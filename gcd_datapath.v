==> flow/design.v <==
module mux_2to1 (
	input [3:0] x,minus,
	input sel,
	output [3:0] out
);
	assign out = sel? minus:x;
endmodule
module register (
	input clk,
	input rst,
	input load,
	input [3:0] x,
	output reg [3:0] out
);
	always @(posedge clk) begin
		if (rst)
		begin
			out <= 0;
		end
		else 
		begin
			if(load) out <= x;
			else out <= out ;
		end
	end
endmodule
module gcd_datapath (
	input rst_dp,
	input clk,
	input [3:0] A,
	input [3:0] B,
	input A_sel,
	input B_sel,
	input A_load ,
	input B_load ,
	input done ,	
	output eq_flag,
	output bigger,
	output reg [3:0] res
);
	wire [3:0] amb , bma;
	wire [3:0] a,b,a1,b1;
	mux_2to1 mux_a ( .x(A),
					 .minus(amb),
					 .sel(A_sel),
					 .out(a1)
	);
	mux_2to1 mux_b ( .x(B),
					 .minus(bma),
					 .sel(B_sel),
					 .out(b1)
	);
	register reg_A ( .clk(clk),
					 .rst(rst_dp),
					 .x(a1),
					 .out(a),
					 .load(A_load)
	);
	register reg_B ( .clk(clk),
					 .rst(rst_dp),
					 .x(b1),
					 .out(b),
					 .load(B_load)
	);
	register reg_out ( .clk(clk),
					   .rst(rst_dp),
					   .x(a),
					   .out(res),
					   .load(done)
	);
	assign amb = a-b;
	assign bma = b-a;
	assign eq_flag = (a==b)?1:0;
	assign bigger = (a>b)?1:0;
endmodule
Tool chain data of gcd_datapath
Tool output for the design above, in the order of the flow.
Lines are those of the file above, counted from 1.
Library cell names are shortened.
A cell with -- has no value.
Set-up
  top: gcd_datapath
  clock input: clk
  library: sky130hd
  corner: tt_025C_1v80

Word-level counts
Yosys after proc, flatten, opt, wreduce and memory -nomap, before mapping. Enables and synchronous resets that opt folds into registers are not counted as muxes. Memory bits, and registers merged into a memory's read port (data or address), are not among the register bits. Print and check cells are not counted. Equal cells are merged and count once.
Bit counts
  bits of input ports: 15
  cells after elaboration: 11
  output and inout port bits: 6
  register bits: 12
Operators by class
  muxes and demuxes: 4
  order comparisons: 1
  equality and inequality tests: 1
  add/sub/neg operators: 2
Operators with widths (count)
  4-bit subtractor: 2
  4-bit 2-to-1 mux: 2
  4-bit greater-than comparator: 1
  4-bit == test: 1
  1-bit 2-to-1 mux: 2

Logic depth
Yosys ltp: most cells in a row. Word level: on the elaborated netlist, between registers, memories and ports. Mapped: between sequential cells and ports; inverters and the memories' decode and read muxes count.
Depth
  depth after elaboration: 2
  ABC_AREA: 0
  mapped depth: 8
  gate-level depth less buffers: 8

Mapped cells and area
Yosys stat after the flow's synthesis: flattened, memories mapped to cells. It holds for the ABC_AREA given above (unset counts as 0); a run with the other value may have another netlist.
The area totals of this step are shown rounded.
Synthesis totals
  buffer cells: 7
  sequential part of the area: 240 µm²
  flip-flop cells: 12
  mapped cells: 92
  mapped area: 796 µm²
Cell types
  dfxtp_1: count 12, total area 240.23 µm²
  mux2i_1: count 10, total area 100.096 µm²
  ha_1: count 7, total area 87.584 µm²
  nor2_1: count 16, total area 60.058 µm²
  inv_1: count 12, total area 45.043 µm²
  a21oi_1: count 8, total area 40.038 µm²
  fa_1: count 2, total area 40.038 µm²
  a21oi_4: count 2, total area 32.531 µm²
  a211oi_1: count 3, total area 22.522 µm²
  o21ai_0: count 4, total area 20.019 µm²
  nand4b_1: count 2, total area 17.517 µm²
  xnor2_1: count 2, total area 17.517 µm²
  clkbuf_2: count 3, total area 15.014 µm²
  nand3b_1: count 2, total area 15.014 µm²
  buf_6: count 1, total area 11.261 µm²
  clkbuf_1: count 3, total area 11.261 µm²
  and4_2: count 1, total area 10.01 µm²
  nand3_1: count 2, total area 10.01 µm²
By module: a second synthesis without flattening, with its own total; a netlist apart from the flattened one above.
Second synthesis, totals
  cells (unflattened synthesis): 79
  area total of the unflattened synthesis: 790 µm²
Each row is one instance without its submodules.
By module
  register: cells 13, sequential area 80.1 µm², area 140 µm², times used 3
  gcd_datapath: cells 32, sequential area 0.0 µm², area 279 µm², times used 1
  mux_2to1: cells 4, sequential area 0.0 µm², area 45.0 µm², times used 2

Timing after synthesis
OpenSTA on the mapped netlist: ideal clock, no wires. The path of least setup slack (recovery checks aside). Input and output delay are each 20% of the period. Register names are those of the netlist, which keeps one name where synthesis merged equal registers.
Timing after synthesis
  kind: flip-flop to output port
  start: reg reg_A.out[0]
  end: out bigger
  slack: 0.073 ns
  path delay: 1.263 ns
  stages on the path: 9
  required time: 1.336 ns
  data arrival time: 1.263 ns
  time at the first pin: 0.000 ns
  external output delay: 0.334 ns
  clock period: 1.67 ns
  path buffers: 0
  period reached after synthesis: 1.597 ns
"path delay" = arrival - input delay + setup time.
At an output port there is no setup time.
"stages on the path" counts driving pins, that of a launching flip-flop among them; a cell with two outputs on the path counts twice.
"period reached after synthesis" = period - worst setup slack (recovery checks aside). The figure is calculated, with input and output delays left at 20% of the set period.
The rows between start and end are the longest chain of elaborated cells between them; the timing report does not say that the signal goes this way. Where chains are equally long, one stands for them.
A line is the first line of the expression or statement that the cell stems from. Yosys adds cells for indexed reads and writes and turns some case tables into memories.
A register here has more assigning lines than the two given.
Between the ends, after synthesis
  cell sequence: dfxtp_1 -> inv_1 -> ha_1 -> inv_1 -> fa_1 -> a21oi_1 -> nor2_1 -> nor2_1 -> nor2_1
  length of the longest elaborated chain: 2
  elaborated cells on any way between the ends: 2
  RTL lines with such cells: 1
  those cells by class: 1 x compare; 1 x mux
RTL lines, path after synthesis
  start, declared: RTL line 13  | output reg [3:0] out
  start, assigned: RTL line 22  | if(load) out <= x;
  start, assigned: RTL line 23  | else out <= out ;
  4-bit greater-than comparator: RTL line 74  | assign bigger = (a>b)?1:0;
  1-bit 2-to-1 mux: RTL line 74
  end, declared: RTL line 38  | output bigger,

Timing after layout
Path of least setup slack in the final report of record 2 (OpenROAD, finished layout, wires in). Where an end is a register, its clock arrival counts in the times.
Timing after layout
  kind: flip-flop to output port
  start: reg reg_A.out[0]
  end: out bigger
  time at the first pin: 0.27 ns
  stages on the path: 10
  slack: -0.55 ns
  external output delay: 0.27 ns
  required time: 1.09 ns
  clock period: 1.36 ns
  path buffers: 1
  data arrival time: 1.64 ns
The rows between start and end are the longest chain of elaborated cells between them; the timing report does not say that the signal goes this way. Where chains are equally long, one stands for them.
A register here has more assigning lines than the two given.
Between the ends, after layout
  cell sequence: dfxtp_2 -> inv_2 -> ha_4 -> inv_2 -> fa_2 -> a21oi_2 -> nor2_1 -> nor2_1 -> nor2_2 -> buf_2
  length of the longest elaborated chain: 2
  elaborated cells on any way between the ends: 2
  RTL lines with such cells: 1
  those cells by class: 1 x compare; 1 x mux
RTL lines, path after layout
  start, declared: RTL line 13  | output reg [3:0] out
  start, assigned: RTL line 22  | if(load) out <= x;
  start, assigned: RTL line 23  | else out <= out ;
  4-bit greater-than comparator: RTL line 74  | assign bigger = (a>b)?1:0;
  1-bit 2-to-1 mux: RTL line 74
  end, declared: RTL line 38  | output bigger,

Settings and measured results of 2 stored flow runs for module gcd_datapath (sky130hd), not sorted in any way. The constraints put input and output delay at 20% of the set period each and load the outputs with 0.01 pF.
"achieved clock period" is the run's clock period less its worst setup slack. It is reckoned from that one timing run; input and output delays stay at 20% of the period that was set.
"worst setup path time" = time allowed to the worst setup path (clock period - input delay - output delay, where it has them) - its slack; a late launch clock adds to it, a late capture clock takes from it.
"power" is the tool's figure for a default switching activity; nothing was simulated.
The results are shown rounded.
[record 1] settings: period_ns=1.37, CORE_UTILIZATION=68, HOLD_SLACK_MARGIN=-0.02, CELL_PAD_IN_SITES_DETAIL_PLACEMENT=0, TNS_END_PERCENT=70, GPL_ROUTABILITY_DRIVEN=1, CTS_CLUSTER_SIZE=95, CTS_CLUSTER_DIAMETER=115, CAP_MARGIN=0, MIN_ROUTING_LAYER=met2, MAX_ROUTING_LAYER=met5, CORE_MARGIN=2, SLEW_MARGIN=20
[record 1] result: did not finish, placement stopped with DPL-0038
[record 2] settings: period_ns=1.36, CAP_MARGIN=20, CORE_MARGIN=2, CORE_UTILIZATION=40, SLEW_MARGIN=20
[record 2] result: chip area after synthesis (Yosys) 796 µm², die area 2360 µm², standard-cell area of the final layout 1280 µm², utilization 66.4 %, worst setup slack after layout -0.550 ns, total negative slack -1.87 ns, worst hold slack 0.490 ns, power 1.27 mW, achieved clock period 1.910 ns, worst setup path time 1.64 ns, worst setup path kind flip-flop to output port
